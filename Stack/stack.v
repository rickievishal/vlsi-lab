==> flow/design.v <==
module stack(clk,rst,datain,rw,dataout,full,empty);
  input clk,rst,rw;
  input [7:0]datain;
  reg [7:0]ptr;
  output reg [7:0]dataout;
  reg[7:0] mem[255:0];
  output reg full,empty;
  always @(posedge clk)
  begin if (rst == 1)
  begin 
  dataout = 0;
  ptr = 0;
end
else if (rw == 1 && ptr <255)
begin 
mem[ptr]=datain;
ptr = ptr + 1;
empty =0;
end 
else if (rw==1 && ptr < 255)
begin
  full =1;
  empty =0;
end 
else if (rw==0 && ptr<255)
begin
dataout = mem[ptr];
ptr = ptr - 1;
end 
else 
empty = 1;
end 
endmodule
Step by step through the tools: stack --
The steps from the RTL of stack to its reports follow in flow order. Lines are those of the file above, counted from 1. A cell with - has no value.
Inputs: design top stack, clock port clk, standard-cell library sky130hd, timing corner tt_025C_1v80

Word level --
Yosys after proc, flatten, opt, wreduce and memory -nomap, before mapping. Print and check cells are not counted. Equal cells are merged and count once.
Storage and ports: output and inout bits 10, cells after elaboration 1553, flip-flop bits (word level) 2065, input port bits 11
Operators by class: add/sub/neg operators 2, reductions and logical operators 517, magnitude comparators 1, eq/ne operators 255, bitwise operators 259, muxes and demuxes 260
Operator list (number):
- 255-bit OR reduction | 256
- 8-bit 2-to-1 mux | 258
- 8-bit parallel mux with 256-bit select | 1
- 8-bit == test with constant B | 128
- 3-bit AND reduction | 256
- 8-bit by 7-bit == test with 1-bit output with constant B | 64
- 1-bit inverter | 259
- 8-bit by 6-bit == test with 1-bit output with constant B | 32
- 8-bit by 5-bit == test with 1-bit output with constant B | 16
- 8-bit by 4-bit == test with 1-bit output with constant B | 8
- 8-bit by 3-bit == test with 1-bit output with constant B | 4
- 8-bit by 2-bit == test with 1-bit output with constant B | 2
- 8-bit by 1-bit adder with 8-bit output with constant B | 1
- 8-bit by 1-bit subtractor with 8-bit output with constant B | 1
- 8-bit by 1-bit == test with 1-bit output with constant B | 1
- 8-bit less-than comparator with constant B | 1
- 8-bit zero test | 1
- 1-bit logical AND | 2
- 2-bit AND reduction | 1
- 2-bit nonzero test | 1
- 1-bit 2-to-1 mux | 1

Logic depth --
Longest topological path by Yosys (ltp), each cell counted once; first at word level (registers and memories cut), then after technology mapping (sequential cells cut; the memories' decode and read muxes count).
Depth: depth after elaboration 4, ABC_AREA 0, mapped depth 15, mapped depth without buffers 10

Mapped cells and area --
Yosys stat after the flow's synthesis: flattened, memories mapped to cells. It holds for the ABC_AREA given above (unset counts as 0); a run with the other value may have another netlist. The area totals of this step are shown rounded.
Synthesis totals: chip area (Yosys) 81200 um^2, flip-flops 2065, sequential part of the area 61800 um^2, buffers 435, standard cells after synthesis 5266
Cell types (number):
- sky130_fd_sc_hd__edfxtp_1 | 2049
- sky130_fd_sc_hd__a22oi_1 | 436
- sky130_fd_sc_hd__nand3_1 | 460
- sky130_fd_sc_hd__a21oi_1 | 347
- sky130_fd_sc_hd__a32oi_1 | 113
- sky130_fd_sc_hd__nand4_1 | 152
- sky130_fd_sc_hd__o22ai_1 | 150
- sky130_fd_sc_hd__clkbuf_1 | 228
- sky130_fd_sc_hd__nor2_1 | 199
- sky130_fd_sc_hd__a22o_1 | 72
- sky130_fd_sc_hd__nand2_1 | 131
- sky130_fd_sc_hd__buf_2 | 92
- sky130_fd_sc_hd__buf_1 | 101
- sky130_fd_sc_hd__nor4_1 | 59
- sky130_fd_sc_hd__dfxtp_1 | 16
- sky130_fd_sc_hd__and3_1 | 47
- sky130_fd_sc_hd__a222oi_1 | 29
- sky130_fd_sc_hd__or4_1 | 38
Not listed: further types 74, cells in them 547.

Path before layout --
Source: OpenSTA report_checks on the synthesized netlist (no wires, ideal clock, input and output delay 20% of the period each), path of least setup slack; recovery checks are left aside. Register names are those of the netlist, which keeps one name where synthesis merged equal registers.
Timing path post-synthesis: path kind register -> register, start register ptr[1], end register mem[32][0], driving pins on the path 9, time at the first pin 0.000 ns, path slack 0.284 ns, required time 3.781 ns, buffers on the path 0, path delay 3.916 ns, clock period 4.2 ns, arrival time 3.497 ns, period reached after synthesis 3.916 ns
"path delay" is the arrival time less input delay plus setup time. "driving pins on the path" counts driving pins, that of a launching flip-flop among them; a cell with two outputs on the path counts twice. "period reached after synthesis" = period - worst setup slack (recovery checks aside). The figure is calculated, with input and output delays left at 20% of the set period. The rows between start and end are the longest chain of elaborated cells between them; the timing report does not say that the signal goes this way. Where chains are equally long, one stands for them. Each line given opens the expression or statement behind the cell; cells for indexed reads and writes are added by Yosys, which also makes memories of some case tables. At most two assigning lines are given for a register; there are more. The path ends at the enable pin of a flip-flop; only ways to that pin are counted.
Between the ends, post-synthesis: path through sky130_fd_sc_hd__dfxtp_1 > sky130_fd_sc_hd__inv_1 > sky130_fd_sc_hd__ha_1 > sky130_fd_sc_hd__or4_4 > sky130_fd_sc_hd__and3_1 > sky130_fd_sc_hd__a211o_1 > sky130_fd_sc_hd__nor3_2 > sky130_fd_sc_hd__nand3_1 > sky130_fd_sc_hd__a2111oi_0, cells in the longest elaborated chain 4, elaborated cells on any way between the ends 260
Ends and longest elaborated chain, post-synthesis:
- start, declared | RTL line 4 | reg [7:0]ptr;
- start, assigned | RTL line 17 | ptr = ptr + 1;
- start, assigned | RTL line 28 | ptr = ptr - 1;
- 8-bit by 7-bit == test with 1-bit output | RTL line 16 | mem[ptr]=datain;
- 255-bit OR reduction
- 1-bit inverter
- 3-bit AND reduction
- end, assigned | RTL line 16
- end, declared | RTL line 6 | reg[7:0] mem[255:0];

Timing after layout --
From the final timing report of run 1: the path of least setup slack in the routed layout; clock arrival at registers is part of the times.
Timing path after layout: path kind register -> register, start register ptr[0], end register dataout[5], time at the first pin 0.92 ns, arrival time 5.31 ns, driving pins on the path 15, clock period 4.14 ns, required time 4.96 ns, path slack -0.36 ns, buffers on the path 5
The rows between start and end are the longest chain of elaborated cells between them; the timing report does not say that the signal goes this way. Where chains are equally long, one stands for them. At most two assigning lines are given for a register; there are more.
Between the ends, after layout: path through sky130_fd_sc_hd__dfxtp_4 > sky130_fd_sc_hd__buf_6 > sky130_fd_sc_hd__ha_4 > sky130_fd_sc_hd__buf_6 > sky130_fd_sc_hd__and3_4 > sky130_fd_sc_hd__buf_4 > sky130_fd_sc_hd__buf_4 > sky130_fd_sc_hd__nand3_1 > sky130_fd_sc_hd__nand4_1 > sky130_fd_sc_hd__nor4_1 > sky130_fd_sc_hd__buf_4 > sky130_fd_sc_hd__nand4_1 > sky130_fd_sc_hd__nor3_2 > sky130_fd_sc_hd__a21oi_2 > sky130_fd_sc_hd__a221o_1, cells in the longest elaborated chain 4, elaborated cells on any way between the ends 262
Ends and longest elaborated chain, after layout:
- start, declared | RTL line 4 | reg [7:0]ptr;
- start, assigned | RTL line 17 | ptr = ptr + 1;
- start, assigned | RTL line 28 | ptr = ptr - 1;
- 8-bit less-than comparator | RTL line 20 | else if (rw==1 && ptr < 255)
- 1-bit logical AND | RTL line 20
- 1-bit inverter
- 2-bit AND reduction
- end, assigned | RTL line 11 | dataout = 0;
- end, assigned | RTL line 27 | dataout = mem[ptr];
- end, declared | RTL line 5 | output reg [7:0]dataout;

Measured data: module stack, platform sky130hd, 2 stored runs of the flow under differing settings, order arbitrary. Input and output delays are each 20% of the period that was set; the output load is 0.01 pF.
"achieved period" is the run's clock period less its worst setup slack. It is reckoned from that one timing run; input and output delays stay at 20% of the period that was set.
"worst path time" = time allowed to the worst setup path (clock period - input delay - output delay, where it has them) - its slack; a late launch clock adds to it, a late capture clock takes from it.
The results are shown rounded.

[run 1] flow files
==> flow/run.sh <==
#!/bin/bash
# the make line also repeats the synthesis and layout settings of config.mk as NAME=value (left out here)
make -C /OpenROAD-flow-scripts/flow DESIGN_CONFIG=/design/flow/config.mk WORK_HOME=/design/flow/orfs CLKGATE_MAP_FILE= finish
==> flow/config.mk <==
export PLATFORM = sky130hd
export DESIGN_NAME = stack
export DESIGN_NICKNAME = stack
export VERILOG_FILES = /design/flow/design.v
export SDC_FILE = /design/flow/constraint.sdc
export NUM_CORES = 4
export LEC_CHECK = 0
export CAP_MARGIN = 20
export CORE_MARGIN = 2
export CORE_UTILIZATION = 40
export SETUP_SLACK_MARGIN = 1.07
export SLEW_MARGIN = 20
==> flow/constraint.sdc <==
create_clock -name core_clock -period 4.14 [get_ports {clk}]
set_input_delay 0.8280 -clock core_clock [delete_from_list [all_inputs] [get_ports {clk}]]
set_output_delay 0.8280 -clock core_clock [all_outputs]
set_load 0.01 [all_outputs]

[run 1] result: worst path time 4.50 ns; critical path kind register -> register; standard-cell area after layout 115,000 um^2; post-layout utilization 56.8%; worst setup slack after layout -0.355 ns; mapped cell area after synthesis 81,200 um^2; die area 207,000 um^2; achieved period 4.495 ns

[run 2] flow files
==> flow/run.sh <==
#!/bin/bash
# the make line also repeats the synthesis and layout settings of config.mk as NAME=value (left out here)
make -C /OpenROAD-flow-scripts/flow DESIGN_CONFIG=/design/flow/config.mk WORK_HOME=/design/flow/orfs CLKGATE_MAP_FILE= finish
==> flow/config.mk <==
export PLATFORM = sky130hd
export DESIGN_NAME = stack
export DESIGN_NICKNAME = stack
export VERILOG_FILES = /design/flow/design.v
export SDC_FILE = /design/flow/constraint.sdc
export NUM_CORES = 4
export LEC_CHECK = 0
export ABC_AREA = 0
export CAP_MARGIN = 20
export CORE_MARGIN = 2
export CORE_UTILIZATION = 26
export GPL_TIMING_DRIVEN = 0
export HOLD_SLACK_MARGIN = 0.19
export PLACE_DENSITY = 0.45
export SLEW_MARGIN = 20
==> flow/constraint.sdc <==
create_clock -name core_clock -period 6.07 [get_ports {clk}]
set_input_delay 1.2140 -clock core_clock [delete_from_list [all_inputs] [get_ports {clk}]]
set_output_delay 1.2140 -clock core_clock [all_outputs]
set_load 0.01 [all_outputs]

[run 2] result: worst path time 6.50 ns; critical path kind register -> register; die area 317,000 um^2; post-layout utilization 35.7%; mapped cell area after synthesis 81,200 um^2; standard-cell area after layout 111,000 um^2; achieved period 6.497 ns; worst setup slack after layout -0.427 ns
